==> flow/design.v <==
module Word #(
	parameter Width = 8,
	parameter RST = {Width{1'b0}},
	parameter PST = {Width{1'b1}}
) (
	input clk,
	input rst,
	input pst,
	input we,
	input [Width-1:0]D,
	output reg [Width-1:0]Q
);
always @(posedge clk or posedge rst or posedge pst)
begin
	if (rst) begin
		Q = RST;
	end
	else if(pst) begin
		Q = PST;
	end
	else if (we) begin
		Q = D;
	end
end
endmodule
module RAM2 #(
	parameter Width = 8,
	parameter AddressWidth = 4,
	parameter RST = {Width{1'b0}},
	parameter PST = {Width{1'b1}}
) (
	input clk,
	input rst,
	input pst,
	input we,
	input [AddressWidth-1:0]waddr,
	input [Width-1:0]D,
	input [AddressWidth-1:0]r1addr,
	output [Width-1:0]Q1,
	input [AddressWidth-1:0]r2addr,
	output [Width-1:0]Q2
);
	wire [Width-1:0]data[2**AddressWidth-1:0];
	wire [2**AddressWidth-1:0]selector = 1'b1 << waddr;
	assign Q1 = data[r1addr];
	assign Q2 = data[r2addr];
	generate
		genvar i;
		for (i=0;i<2**AddressWidth;i=i+1)
		begin : _word_
			Word
				#(.Width(Width),.RST(RST),.PST(PST))
			word
				(clk,rst,pst,selector[i] & we,D,data[i]);
		end
	endgenerate
endmodule
== Step by step through the tools: RAM2 ==
What the tools print for RAM2, step after step.
Line numbers count from 1 in the design file above.
Operators carry their Yosys type and port widths (W data, S select, Z words).
The mark - stands for no value.
Inputs
  top: RAM2
  clock input: clk
  standard-cell library: sky130hd
  corner: tt_025C_1v80

== Word-level counts ==
Source: Yosys, flattened and elaborated. Widths are those after wreduce; folded enables and synchronous resets count as part of the registers. Registers that Yosys merges into a memory's read port (data or address) are not register bits. Print and check cells do not count. Equal cells are merged and count once.
Word-level totals
  bits in registers: 128
  bits of input ports: 24
  output and inout port bits: 16
  elaborated cells: 70
Operators by class
  equal/unequal tests: 30
  shifts and indexed selects: 1
  multiplexer cells: 5
  bitwise logic cells: 16
  reduce/logical cells: 2
Operators with widths (number)
  $pmux W8 S16: 2
  $eq A4 B4 Y1 const B: 16
  $eq A4 B3 Y1 const B: 8
  $mux W8: 3
  $and A1 B1 Y1: 16
  $shl A1 B4 Y16 const A: 1
  $eq A4 B2 Y1 const B: 4
  $eq A4 B1 Y1 const B: 2
  $logic_not A4 Y1: 2

== Depth ==
Yosys ltp: most cells in a row. Word level: on the elaborated netlist, between registers, memories and ports. Mapped: between sequential cells and ports; inverters and the memories' decode and read muxes count.
Logic depth
  depth in word-level cells: 2
  ABC_AREA: 0
  gate-level depth with buffers: 7

== Synthesis result ==
The flow's flattened synthesis, as Yosys stat reports it; memories are mapped. The netlist is that of the ABC_AREA named above (0 if unset); the other value can give another one.
Totals and module areas in this step are rounded.
Cells by type
  sky130_fd_sc_hd__dfbbp_1: number 128, area in all 4.16E+03 um^2
  sky130_fd_sc_hd__mux2_2: number 136, area in all 1.53E+03 um^2
  sky130_fd_sc_hd__mux2i_1: number 20, area in all 200.192 um^2
  sky130_fd_sc_hd__a22oi_1: number 20, area in all 150.144 um^2
  sky130_fd_sc_hd__nor2_1: number 31, area in all 116.362 um^2
  sky130_fd_sc_hd__nand2b_1: number 17, area in all 106.352 um^2
  sky130_fd_sc_hd__nor2b_1: number 17, area in all 106.352 um^2
  sky130_fd_sc_hd__clkbuf_1: number 27, area in all 101.347 um^2
  sky130_fd_sc_hd__mux4_2: number 4, area in all 90.086 um^2
  sky130_fd_sc_hd__nand2_1: number 24, area in all 90.086 um^2
  sky130_fd_sc_hd__o32a_1: number 9, area in all 90.086 um^2
  sky130_fd_sc_hd__a221oi_1: number 10, area in all 87.584 um^2
  sky130_fd_sc_hd__nand3_1: number 17, area in all 85.082 um^2
  sky130_fd_sc_hd__a22o_1: number 9, area in all 78.826 um^2
  sky130_fd_sc_hd__buf_2: number 15, area in all 75.072 um^2
  sky130_fd_sc_hd__o21ai_0: number 14, area in all 70.067 um^2
  sky130_fd_sc_hd__a21oi_1: number 13, area in all 65.062 um^2
  sky130_fd_sc_hd__nand3b_1: number 8, area in all 60.058 um^2
Other cell types: 52; their cells: 146.
Synthesis totals
  mapped cells: 665
  mapped area: 0.0084 mm^2
  area of sequential cells: 0.0042 mm^2
  flip-flop cells: 128
  buffers: 51
By module: a second synthesis without flattening, with its own total; a netlist apart from the flattened one above.
Second synthesis, totals
  cells (unflattened synthesis): 670
  area (unflattened synthesis): 0.0089 mm^2
Rows give one instance, submodules left out.
By module
  Word: instances 16, cells 19, area 0.0004 mm^2, seq. area 0.00026 mm^2
  RAM2: instances 1, cells 366, area 0.0025 mm^2, seq. area 0 mm^2

== Timing after synthesis ==
Path of least setup slack by OpenSTA after synthesis, without wires, with an ideal clock, recovery checks aside; 20% of the period is set as input and as output delay. Where synthesis merged equal registers, the netlist keeps one of their names.
Path after synthesis
  path kind: in2out
  from: in r2addr[1]
  to: out Q2[0]
  period: 3250 ps
  output delay: 650 ps
  arrival: 2087 ps
  slack: 513 ps
  path delay: 1437 ps
  stages: 6
  path buffers: 2
  synthesis period reached: 2737 ps
"path delay" is the arrival time less input delay plus setup time.
At an output port there is no setup time.
"stages" counts driving pins, that of a launching flip-flop among them; a cell with two outputs on the path counts twice.
"synthesis period reached" = period - worst setup slack (recovery checks aside). The figure is calculated, with input and output delays left at 20% of the set period.
The rows between start and end are the longest chain of elaborated cells between them; the timing report does not say that the signal goes this way. Where chains are equally long, one stands for them.
A line is the first line of the expression or statement that the cell stems from. Yosys adds cells for indexed reads and writes and turns some case tables into memories.
Between the ends, after synthesis
  cell sequence: sky130_fd_sc_hd__buf_6 > sky130_fd_sc_hd__or4_4 > sky130_fd_sc_hd__buf_6 > sky130_fd_sc_hd__nor2_2 > sky130_fd_sc_hd__nor4_1 > sky130_fd_sc_hd__or4_1
  length of the longest elaborated chain: 2
  elaborated cells on any way between the ends: 17
  RTL lines with such cells: 1
  classes of those cells: 15 x eq/ne; 1 x mux; 1 x reduce/logical
RTL lines, path after synthesis
  start: declaration: RTL line 40  | input [AddressWidth-1:0]r2addr,
  $eq A4 B4 Y1: RTL line 46  | assign Q2 = data[r2addr];
  $pmux W8 S16: RTL line 46
  end: declaration: RTL line 41  | output [Width-1:0]Q2

== Worst path after layout ==
Path of least setup slack in the final report of run 1 (OpenROAD, finished layout, wires in). Where an end is a register, its clock arrival counts in the times.
The path's times are printed in steps of 10 ps; the period is the one set.
Path after layout
  path kind: in2out
  from: in r2addr[2]
  to: out Q2[3]
  period: 4180 ps
  output delay: 840 ps
  arrival: 3350 ps
  slack: 0 ps
  stages: 7
  path buffers: 3
The rows between start and end are the longest chain of elaborated cells between them; the timing report does not say that the signal goes this way. Where chains are equally long, one stands for them.
Between the ends, after layout
  cell sequence: sky130_fd_sc_hd__clkdlybuf4s50_1 > sky130_fd_sc_hd__buf_12 > sky130_fd_sc_hd__or2b_4 > sky130_fd_sc_hd__o32ai_1 > sky130_fd_sc_hd__a2111oi_0 > sky130_fd_sc_hd__a31oi_1 > sky130_fd_sc_hd__clkdlybuf4s50_1
  length of the longest elaborated chain: 2
  elaborated cells on any way between the ends: 17
  RTL lines with such cells: 1
  classes of those cells: 15 x eq/ne; 1 x mux; 1 x reduce/logical
RTL lines, path after layout
  start: declaration: RTL line 40  | input [AddressWidth-1:0]r2addr,
  $eq A4 B4 Y1: RTL line 46  | assign Q2 = data[r2addr];
  $pmux W8 S16: RTL line 46
  end: declaration: RTL line 41  | output [Width-1:0]Q2

Top module RAM2; platform sky130hd; tools Yosys and OpenROAD; 2 stored runs in no particular order. Input and output delays are each 20% of the period that was set; the output load is 0.01 pF.
"reached clock period" is the run's clock period less its worst setup slack. It is reckoned from that one timing run; input and output delays stay at 20% of the period that was set.
"total design power" rests on the timing tool's default activity at the inputs, not on a simulated workload.
Values from the reports are rounded here.

==> run 1: settings <==
{ "period_ns": 4.18, "CAP_MARGIN": 20, "CORE_MARGIN": 2, "CORE_UTILIZATION": 40, "SLEW_MARGIN": 20 }
==> run 1: results <==
reached clock period: 4181 ps
die area: 0.022 mm^2
smallest setup slack: -1 ps
total negative slack: -1 ps
area of the synthesized netlist: 0.0084 mm^2
lowest hold slack: 700 ps
standard-cell area after layout: 0.0099 mm^2
total design power: 4.3 mW

==> run 2: settings <==
{ "period_ns": 1.91, "CORE_UTILIZATION": 68, "SETUP_SLACK_MARGIN": 0.45, "PLACE_DENSITY_LB_ADDON": 0.13, "CELL_PAD_IN_SITES_DETAIL_PLACEMENT": 1, "TNS_END_PERCENT": 65, "CTS_CLUSTER_SIZE": 21, "MAX_ROUTING_LAYER": "met4", "CAP_MARGIN": 20, "CORE_MARGIN": 2, "SLEW_MARGIN": 20 }
==> run 2: results <==
incomplete, placement halted on DPL-0033
