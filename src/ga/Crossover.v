==> flow/design.v <==
module DynamicBinaryCellularAutomata2D #(
	parameter Width = 16,
	parameter Initial= {(Width/2){2'b01}}
) (
	input clk,
	input rst,
	input ce,
	input [7:0]rule,
	input [Width-1:0]set,
	output reg [Width-1:0]state = Initial
);
	genvar i;
	generate
		for (i=0;i<Width;i=i+1)
		begin: _cell_			
			always @(posedge clk or posedge rst)
			begin
				if (rst)
				begin
					state[i] = set[i];
				end
				else if (ce)
				begin
					state[i] = rule[{state[(i+1)%Width],state[i],state[i-1<0?0:i-1]}];
				end
			end
		end
	endgenerate
endmodule
module RandomicCAParitBased #(
	parameter Width = 32,
	parameter ParitWidth = 2,
	parameter CAWidth = Width * ParitWidth
) (
	input clk,
	input rst,
	input ce,
	output [Width-1:0]random
);
	reg [2:0] counter;
	wire [7:0] rule;
	wire [CAWidth-1:0]caState;
	assign rule =
				counter[2:1]== 2'b00 ? 8'b00011110 :
				counter[2:1]== 2'b01 ? 8'b00111100 :
				counter[2:1]== 2'b10 ? 8'b01011010 : 8'b10010110;
	DynamicBinaryCellularAutomata2D #(
		.Width(CAWidth)
	)
	automata (
		.clk(clk),
		.rst(rst),
		.ce(ce),
		.rule(rule),
		.set({{CAWidth/2{1'b0}},{CAWidth/4{2'b01}}}),
		.state(caState)
	);
	always @(posedge clk or posedge rst)
	begin
		if (rst)
		begin
			counter = 0;
		end
		else if (ce)
		begin
			counter = counter + 1'b1;
		end
	end
	generate
		genvar i;
		for (i=0;i<Width;i=i+1)
		begin: __parit__
			assign random[i] = (i%2)?
				^caState[(i+1)*ParitWidth-1:i*ParitWidth]:
				~^caState[(i+1)*ParitWidth-1:i*ParitWidth];
		end
	endgenerate
endmodule
module Crossover #(
	parameter IndividualWidth = 32,
	parameter RotationIndexWidth = $clog2(IndividualWidth),
	parameter CrossMaskIndexWidth = $clog2(IndividualWidth)
) (
	input clk,
	input rst,
	input ce,
	input [IndividualWidth-1:0]dad,
	input [IndividualWidth-1:0]mom,
	output [IndividualWidth-1:0]son,
	output [IndividualWidth-1:0]daughter
);
RandomicCAParitBased #(
	.Width(RotationIndexWidth + CrossMaskIndexWidth),
	.ParitWidth(3)
)
randomRotation (
	.clk(clk),
	.rst(rst),
	.ce(ce),
	.random({crossMaskIndex,rotationIndex})
);
wire [CrossMaskIndexWidth-1:0]crossMaskIndex;
wire [RotationIndexWidth-1:0]rotationIndex;
wire [IndividualWidth-1:0]beforeRotateCrossMask = ({IndividualWidth{1'b1}} << crossMaskIndex);
wire [IndividualWidth*3-1:0]rotatedCrossMask = {beforeRotateCrossMask,beforeRotateCrossMask,beforeRotateCrossMask} << rotationIndex;
wire [IndividualWidth-1:0]crossMask =	rotatedCrossMask[IndividualWidth*2-1:IndividualWidth];
assign daughter = ((dad & crossMask) | (mom & ~crossMask ));
assign son = ((dad & ~crossMask) | (mom & crossMask ));
endmodule
# Tool chain data of Crossover
# Tool output for the design above, in the order of the flow.
# Lines are those of the file above, counted from 1.
# Library cell names are shortened.
# The mark - stands for no value.
[design]
top_module = "Crossover"
clk_port = "clk"
lib = "sky130hd"
pvt_corner = "tt_025C_1v80"

# After elaboration
# Yosys after proc, flatten, opt, wreduce and memory -nomap, before mapping. Enables and synchronous resets that opt folds into registers are not counted as muxes. Memory bits, and registers merged into a memory's read port (data or address), are not among the register bits. Print and check cells are not counted. Equal cells are merged and count once.
[bits]
ff_bits = 33
input_bits = 67
out_inout_bits = 64
elab_cells = 87
[classes]
n_addsub = 1
equal = 2
shifts = 32
muxes = 3
logic = 7
n_reduce_logical = 11
[op_table]
columns = ["op", "count"]
rows = [
  ["8-bit by 3-bit indexed select with 1-bit output", 30],
  ["32-bit AND", 4],
  ["96-bit by 5-bit << shifter with 64-bit output", 1],
  ["32-bit bitwise OR", 2],
  ["32-bit by 5-bit << shifter with 32-bit output with constant A", 1],
  ["32-bit NOT", 1],
  ["8-bit 2-to-1 mux", 3],
  ["3-bit XNOR reduction", 5],
  ["3-bit parity", 5],
  ["3-bit by 1-bit adder with 3-bit output with constant B", 1],
  ["2-bit by 1-bit == test with 1-bit output with constant B", 1],
  ["2-bit == test with constant B", 1],
  ["2-bit zero test", 1],
]

# Depth
# Depth = most cells in a row (Yosys ltp): at word level without a register or memory, in the mapped netlist without a sequential cell, where the memories' decode and read muxes count.
[logic_depth]
word_depth = 6
abc_area = 0
mapped_depth = 10
ltp_nobuf = 7

# Synthesis result
# Source: synth_stat.txt of the flow (Yosys; design flattened, memories mapped). It holds for the ABC_AREA given above (unset counts as 0); a run with the other value may have another netlist.
# The area totals of this step are shown rounded.
[synth_totals]
cell_count = 839
area_um2 = 6425
sequential_area_um2 = 834.6
ffs = 33
n_buf = 104
[types]
columns = ["type", "count", "area_total_um2"]
rows = [
  ["dfrtp_1", 26, 650.624],
  ["mux2_1", 40, 450.432],
  ["mux2_2", 37, 416.65],
  ["a21oi_1", 72, 360.346],
  ["mux2i_1", 35, 350.336],
  ["nand2_1", 91, 341.578],
  ["o211ai_1", 44, 330.317],
  ["clkbuf_1", 79, 296.534],
  ["o21ai_0", 57, 285.274],
  ["a22o_1", 23, 201.443],
  ["dfstp_2", 7, 183.926],
  ["a311o_1", 18, 180.173],
  ["xnor3_1", 8, 180.173],
  ["a31oi_1", 24, 150.144],
  ["nor2_1", 38, 142.637],
  ["nand3_1", 26, 130.125],
  ["xor3_1", 5, 118.864],
  ["o22ai_1", 18, 112.608],
]
# Not listed: further types 57, cells in them 191.

# Path before layout
# OpenSTA on the mapped netlist: ideal clock, no wires. The path of least setup slack (recovery checks aside). Input and output delay are each 20% of the period. Register names are those of the netlist, which keeps one name where synthesis merged equal registers.
[synth_path]
path_kind = "reg2out"
from = "register randomRotation.automata.state[2]"
to = "output daughter[20]"
clock_period_ns = 3.52
out_delay_ns = 0.704
t_first_pin_ns = 0.000
arrival_ns = 2.635
required_time_ns = 2.816
setup_slack_ns = 0.181
path_delay_ns = 2.635
driving_pins = 9
path_buffers = 1
synth_period_reached_ns = 3.339
# "path_delay_ns" is the arrival time less input delay plus setup time.
# At an output port there is no setup time.
# "driving_pins": output pins that drive a net of the path, with the launching flip-flop's if there is one; two outputs of one cell count as two.
# "synth_period_reached_ns" = period - worst setup slack (recovery checks aside). The figure is calculated, with input and output delays left at 20% of the set period.
# The rows between start and end are the longest chain of elaborated cells between them; the timing report does not say that the signal goes this way. Where chains are equally long, one stands for them.
# A line is the first line of the expression or statement that the cell stems from. Yosys adds cells for indexed reads and writes and turns some case tables into memories.
[synth_between]
path_cell_list = "dfstp_2 -> buf_2 -> xnor3_2 -> o41ai_2 -> o221ai_1 -> a211oi_2 -> o22ai_1 -> nor3_2 -> mux2_1"
elab_chain_len = 5
cone_cells = 6
cone_classes = "1 x shift; 4 x logic; 1 x reduce/logical"
[synth_rtl]
columns = ["element", "line_no", "text"]
rows = [
  ["start: declaration", 10, "output reg [Width-1:0]state = Initial"],
  ["start: assignment", 20, "state[i] = set[i];"],
  ["start: assignment", 24, "state[i] = rule[{state[(i+1)%Width],state[i],state[i-1<0?0:i-1]}];"],
  ["3-bit XNOR reduction", 75, "~^caState[(i+1)*ParitWidth-1:i*ParitWidth];"],
  ["96-bit by 5-bit << shifter with 64-bit output", 105, "wire [IndividualWidth*3-1:0]rotatedCrossMask = {beforeRotateCrossMask,beforeRotateCrossMask,beforeRotateCrossM ..."],
  ["32-bit NOT", 107, "assign daughter = ((dad & crossMask) | (mom & ~crossMask ));"],
  ["32-bit AND", 107, ""],
  ["32-bit bitwise OR", 107, ""],
  ["end: declaration", 90, "output [IndividualWidth-1:0]daughter"],
]

# Timing after layout
# From the final timing report of entry A: the path of least setup slack in the routed layout; clock arrival at registers is part of the times.
[layout_path]
path_kind = "reg2out"
from = "register randomRotation.automata.state[1]"
to = "output son[12]"
clock_period_ns = 4.03
out_delay_ns = 0.81
t_first_pin_ns = 0.29
arrival_ns = 3.36
required_time_ns = 3.22
setup_slack_ns = -0.14
driving_pins = 14
path_buffers = 6
# The rows between start and end are the longest chain of elaborated cells between them; the timing report does not say that the signal goes this way. Where chains are equally long, one stands for them.
[layout_between]
path_cell_list = "dfrtp_2 -> buf_6 -> xnor3_2 -> buf_6 -> o31ai_4 -> buf_4 -> nand4_1 -> a21oi_2 -> buf_4 -> nor3_4 -> o31ai_1 -> buf_4 -> mux2_4 -> buf_6"
elab_chain_len = 5
cone_cells = 6
cone_classes = "1 x shift; 4 x logic; 1 x reduce/logical"
[layout_rtl]
columns = ["element", "line_no", "text"]
rows = [
  ["start: declaration", 10, "output reg [Width-1:0]state = Initial"],
  ["start: assignment", 20, "state[i] = set[i];"],
  ["start: assignment", 24, "state[i] = rule[{state[(i+1)%Width],state[i],state[i-1<0?0:i-1]}];"],
  ["3-bit XNOR reduction", 75, "~^caState[(i+1)*ParitWidth-1:i*ParitWidth];"],
  ["96-bit by 5-bit << shifter with 64-bit output", 105, "wire [IndividualWidth*3-1:0]rotatedCrossMask = {beforeRotateCrossMask,beforeRotateCrossMask,beforeRotateCrossM ..."],
  ["32-bit NOT", 108, "assign son = ((dad & ~crossMask) | (mom & crossMask ));"],
  ["32-bit AND", 108, ""],
  ["32-bit bitwise OR", 108, ""],
  ["end: declaration", 89, "output [IndividualWidth-1:0]son,"],
]

Wiki page: Crossover / flow data

2 stored runs of Crossover in the flow (synthesis by Yosys, layout by OpenROAD, sky130hd cells), in arbitrary order. Constraints: input delay and output delay 20% of the set period each, output load 0.01 pF.
"achieved_clock_period_ns": clock period set for the run, less the worst setup slack. It is reckoned from that one timing run; input and output delays stay at 20% of the period that was set.
"worst_path_allowed_less_slack_ns" means the part of the period allowed to the worst setup path (the constraints hold back 20% at inputs and 20% at outputs) less its slack; where the path has registers, the arrival times of their clocks count too.
Measured values are rounded.

# entry A
==> flow/run.sh <==
#!/bin/bash
# the make line also repeats the synthesis and layout settings of config.mk as NAME=value (left out here)
make -C /OpenROAD-flow-scripts/flow DESIGN_CONFIG=/design/flow/config.mk WORK_HOME=/design/flow/orfs CLKGATE_MAP_FILE= finish
==> flow/config.mk <==
export PLATFORM = sky130hd
export DESIGN_NAME = Crossover
export DESIGN_NICKNAME = Crossover
export VERILOG_FILES = /design/flow/design.v
export SDC_FILE = /design/flow/constraint.sdc
export NUM_CORES = 4
export LEC_CHECK = 0
export CAP_MARGIN = 20
export CELL_PAD_IN_SITES_DETAIL_PLACEMENT = 2
export CORE_ASPECT_RATIO = 1.82
export CORE_MARGIN = 8
export CORE_UTILIZATION = 20
export GPL_ROUTABILITY_DRIVEN = 0
export MAX_ROUTING_LAYER = met5
export PLACE_DENSITY_LB_ADDON = 0.06
export SLEW_MARGIN = 25
export TNS_END_PERCENT = 100
==> flow/constraint.sdc <==
create_clock -name core_clock -period 4.03 [get_ports {clk}]
set_input_delay 0.8060 -clock core_clock [delete_from_list [all_inputs] [get_ports {clk}]]
set_output_delay 0.8060 -clock core_clock [all_outputs]
set_load 0.01 [all_outputs]

==> entry A: results <==
synthArea_um2=6425
dieArea_um2=38370
util_pct=35.5
fin_ws_ns=-0.139
holdWs_ns=0.475
achieved_clock_period_ns=4.169
worst_path_allowed_less_slack_ns=3.36
worst_setup_path_type="reg2out"

# entry B
==> flow/run.sh <==
#!/bin/bash
# the make line also repeats the synthesis and layout settings of config.mk as NAME=value (left out here)
make -C /OpenROAD-flow-scripts/flow DESIGN_CONFIG=/design/flow/config.mk WORK_HOME=/design/flow/orfs CLKGATE_MAP_FILE= finish
==> flow/config.mk <==
export PLATFORM = sky130hd
export DESIGN_NAME = Crossover
export DESIGN_NICKNAME = Crossover
export VERILOG_FILES = /design/flow/design.v
export SDC_FILE = /design/flow/constraint.sdc
export NUM_CORES = 4
export LEC_CHECK = 0
export ABC_AREA = 1
export CAP_MARGIN = 10
export CELL_PAD_IN_SITES_DETAIL_PLACEMENT = 0
export CORE_MARGIN = 2
export CORE_UTILIZATION = 58
export HOLD_SLACK_MARGIN = 0.21
export MIN_ROUTING_LAYER = met1
export PLACE_DENSITY = 0.55
export SLEW_MARGIN = 0
==> flow/constraint.sdc <==
create_clock -name core_clock -period 3.04 [get_ports {clk}]
set_input_delay 0.6080 -clock core_clock [delete_from_list [all_inputs] [get_ports {clk}]]
set_output_delay 0.6080 -clock core_clock [all_outputs]
set_load 0.01 [all_outputs]

==> entry B: results <==
outcome="no final report: routing broke off with DPL-0038"
