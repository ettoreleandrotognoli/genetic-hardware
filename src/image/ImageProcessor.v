==> flow/design.v <==
module ImageProcessor #(
	parameter WidthAddressSize = 8,
	parameter HeightAddressSize =8,
	parameter Width = 2**WidthAddressSize,
	parameter Height = 2**HeightAddressSize,
	parameter Resolution = 8
) (
	input clk,
	input rst,
	input ce,
	input invertX,
	input invertY,
	input [WidthAddressSize-1:0]translateX,
	input [HeightAddressSize-1:0]translateY,
	input [2:0]opcode,
	input [Resolution*3-1:0]inputPixelA,
	input [Resolution*3-1:0]inputPixelB,
	output [HeightAddressSize-1:0]inputLine,
	output [WidthAddressSize-1:0]inputColumn,
	output [Resolution*3-1:0]outputPixel,
	output [HeightAddressSize-1:0]outputLine,
	output [WidthAddressSize-1:0]outputColumn,
	output reg writePixel,
	output reg buzy
);
reg [2:0]operation;
reg [HeightAddressSize-1:0]line = {HeightAddressSize{1'b0}};
reg [WidthAddressSize-1:0]column = {WidthAddressSize{1'b0}};
assign inputLine = line;
assign inputColumn = column;
assign outputLine = (line + translateY) ^ {HeightAddressSize{invertY}};
assign outputColumn = (column + translateX) ^ {WidthAddressSize{invertX}};
wire [Resolution-1:0]redPixelA = inputPixelA[Resolution*3-1:Resolution*2];
wire [Resolution-1:0]greenPixelA = inputPixelA[Resolution*2-1:Resolution*1];
wire [Resolution-1:0]bluePixelA = inputPixelA[Resolution-1:0];
wire [Resolution-1:0]redPixelB = inputPixelB[Resolution*3-1:Resolution*2];
wire [Resolution-1:0]greenPixelB = inputPixelB[Resolution*2-1:Resolution*1];
wire [Resolution-1:0]bluePixelB = inputPixelB[Resolution-1:0];
wire sumSub = operation[0];
wire [Resolution:0]redMath = redPixelA + (redPixelB ^ {Resolution{sumSub}}) + sumSub;
wire [Resolution:0]greenMath = greenPixelA + (greenPixelB ^ {Resolution{sumSub}}) + sumSub;
wire [Resolution:0]blueMath = bluePixelA + (bluePixelB ^ {Resolution{sumSub}}) + sumSub;
wire [Resolution*3-1:0]pixelMath = {
	redMath[Resolution]^sumSub?{Resolution{~sumSub}}:redMath[Resolution-1:0],
	greenMath[Resolution]^sumSub?{Resolution{~sumSub}}:greenMath[Resolution-1:0],
	blueMath[Resolution]^sumSub?{Resolution{~sumSub}}:blueMath[Resolution-1:0]
};
wire [Resolution*3-1:0]shufflePixelA;
wire [Resolution*3-1:0]shufflePixelB;
generate
	genvar i;
	for(i=0;i<Resolution*3;i=i+3)
	begin
		assign shufflePixelA[i] = inputPixelA[i/3];
		assign shufflePixelA[i+1] = inputPixelA[i/3 + Resolution];
		assign shufflePixelA[i+2] = inputPixelA[i/3 + Resolution * 2];
		assign shufflePixelB[i] = inputPixelB[i/3];
		assign shufflePixelB[i+1] = inputPixelB[i/3 + Resolution];
		assign shufflePixelB[i+2] = inputPixelB[i/3 + Resolution * 2];
	end
endgenerate
assign outputPixel = 
	operation == 3'b000 ? inputPixelA & inputPixelB:
	operation == 3'b001 ? inputPixelA | inputPixelB:
	operation == 3'b010 ? inputPixelA ^ inputPixelB:
	operation == 3'b011 ? ~(inputPixelA ^ inputPixelB):
	operation == 3'b100 ? (shufflePixelA < shufflePixelB ? inputPixelA : inputPixelB):
	operation == 3'b101 ? (shufflePixelA > shufflePixelB ? inputPixelA : inputPixelB):
	operation[2:1] == 2'b11 ? pixelMath : 0;
always @(negedge clk or posedge rst) begin
	if (rst)
	begin
		line = {HeightAddressSize{1'b0}};
		column = {WidthAddressSize{1'b0}};
		buzy = 1'b0;
		writePixel = 1'b0;
		operation = 3'b000;
	end
	else if( ce & !buzy)
	begin
		operation = opcode;
		buzy = 1'b1;
		writePixel = 1'b1;
	end
	else if (ce)
	begin
		if (column == {WidthAddressSize{1'b1}})
		begin
			column = {WidthAddressSize{1'b0}};
			if (line == {HeightAddressSize{1'b1}})
			begin
				line = {HeightAddressSize{1'b0}};
				buzy = 1'b0;
			end
			else
			begin
				line = line + 1;	
			end
		end
		else
		begin
			column = column + 1;
		end
	end
	else
	begin
		writePixel = 1'b0;	
	end
end
endmodule
Tool chain data of ImageProcessor
Tool output for the design above, in the order of the flow. Lines are those of the file above, counted from 1. Operators: Yosys type, input widths -> output width; for muxes data width and select width s. A cell with -- has no value.

Top module: ImageProcessor. Clock: clk. Library: sky130hd. Timing corner: tt_025C_1v80.

After elaboration
Counts by Yosys on the flattened word-level netlist (proc, flatten, opt, wreduce; memories kept). Register bits leave out memories and registers merged into their read ports (data or address). Print and check cells are left out. Cells with the same type and inputs are merged into one.

The entry for register bits after elaboration reads 21. The entry for cells after elaboration reads 69.

The figure for add/subtract/negate cells is 10. $lt $le $gt $ge: 2. The entry for equality and inequality tests reads 9. The figure for muxes and demuxes is 20. The figure for bitwise logic cells is 15. Under reductions and logical operators stands 8.

Operator list (number): $mux 24 (9); $xor 8x8->8 (5); $mux 8 (5); $add 8x8->9 (3); $add 9x1->9 (3); $gt 24x24->1 (1); $lt 24x24->1 (1); $and 24x24->24 (1); $or 24x24->24 (1); $xor 24x24->24 (1); $not 24->24 (1); $add 8x1->8 const B (2); $add 8x8->8 (2); $eq 8x8->1 const B (2); $reduce_bool 2->1 (3); $eq 3x2->1 const B (2); $eq 3x3->1 const B (2); $reduce_and 3->1 (2); $mux 1 (6); $xor 1x1->1 (3); $eq 3x1->1 const B (1); $logic_not 3->1 (1); $not 1->1 (2); $ne 2x1->1 const B (1); $eq 2x2->1 const B (1); $reduce_and 2->1 (1); $and 1x1->1 (1); $logic_not 1->1 (1).

Logic depth
Longest topological path by Yosys (ltp), each cell counted once; first at word level (registers and memories cut), then after technology mapping (sequential cells cut; the memories' decode and read muxes count).

The figure for depth after elaboration is 12. For ABC_AREA the number is 0. The entry for depth in mapped cells reads 15.

Mapped cells and area
The flow's flattened synthesis, as Yosys stat reports it; memories are mapped. The netlist is that of the ABC_AREA named above (0 if unset); the other value can give another one.

The figure for standard cells after synthesis is 814. Chip area (Yosys): 0.0062034 mm^2. The entry for area of sequential cells reads 0.0005255 mm^2. The entry for flip-flops reads 21. Buffers: 37.

Cells by type: sky130_fd_sc_hd__ha_1 (number 109, total area 1.36E+03 um^2); sky130_fd_sc_hd__mux2i_1 (number 53, total area 530.509 um^2); sky130_fd_sc_hd__dfrtn_1 (number 21, total area 525.504 um^2); sky130_fd_sc_hd__xnor2_1 (number 48, total area 420.403 um^2); sky130_fd_sc_hd__xor2_1 (number 43, total area 376.611 um^2); sky130_fd_sc_hd__a21oi_1 (number 70, total area 350.336 um^2); sky130_fd_sc_hd__o21ai_0 (number 64, total area 320.307 um^2); sky130_fd_sc_hd__nor2_1 (number 84, total area 315.302 um^2); sky130_fd_sc_hd__inv_1 (number 82, total area 307.795 um^2); sky130_fd_sc_hd__nand2_1 (number 35, total area 131.376 um^2); sky130_fd_sc_hd__fa_1 (number 5, total area 100.096 um^2); sky130_fd_sc_hd__clkbuf_1 (number 25, total area 93.84 um^2); sky130_fd_sc_hd__a21o_1 (number 12, total area 90.086 um^2); sky130_fd_sc_hd__o221a_2 (number 8, total area 90.086 um^2); sky130_fd_sc_hd__a211oi_1 (number 10, total area 75.072 um^2); sky130_fd_sc_hd__mux2_2 (number 6, total area 67.565 um^2); sky130_fd_sc_hd__o21bai_1 (number 9, total area 67.565 um^2); sky130_fd_sc_hd__o31ai_1 (number 9, total area 67.565 um^2).

Not listed: further types 43, cells in them 121.

Stored flow runs of ImageProcessor (2 of them; Yosys, OpenROAD, sky130hd). They differ in their settings and are not a sequence. Constraints: input delay and output delay 20% of the set period each, output load 0.01 pF. "power consumption" rests on the timing tool's default activity at the inputs, not on a simulated workload.

Run 1 has these settings: period_ns 12.2; CORE_UTILIZATION 70; SETUP_SLACK_MARGIN 0.88; PLACE_DENSITY_LB_ADDON 0.13; GPL_ROUTABILITY_DRIVEN 1; MAX_ROUTING_LAYER met5; CAP_MARGIN 20; CORE_MARGIN 2; SLEW_MARGIN 20. Outcome: no results, routing failed with DPL-0038.

Run 2 has these settings: period_ns 17.7; CORE_UTILIZATION 27; ABC_AREA 0; GPL_ROUTABILITY_DRIVEN 0; CAP_MARGIN 15; MIN_ROUTING_LAYER met1; CORE_MARGIN 2; SLEW_MARGIN 20. The area of the synthesized netlist stands at 0.0062034 mm^2. For the die outline area the run shows 0.0242036 mm^2. The standard-cell area of the final layout comes to 0.0078726 mm^2. The setup slack of the worst path comes to 1.020 ns. The power consumption reads 508.2 µW.
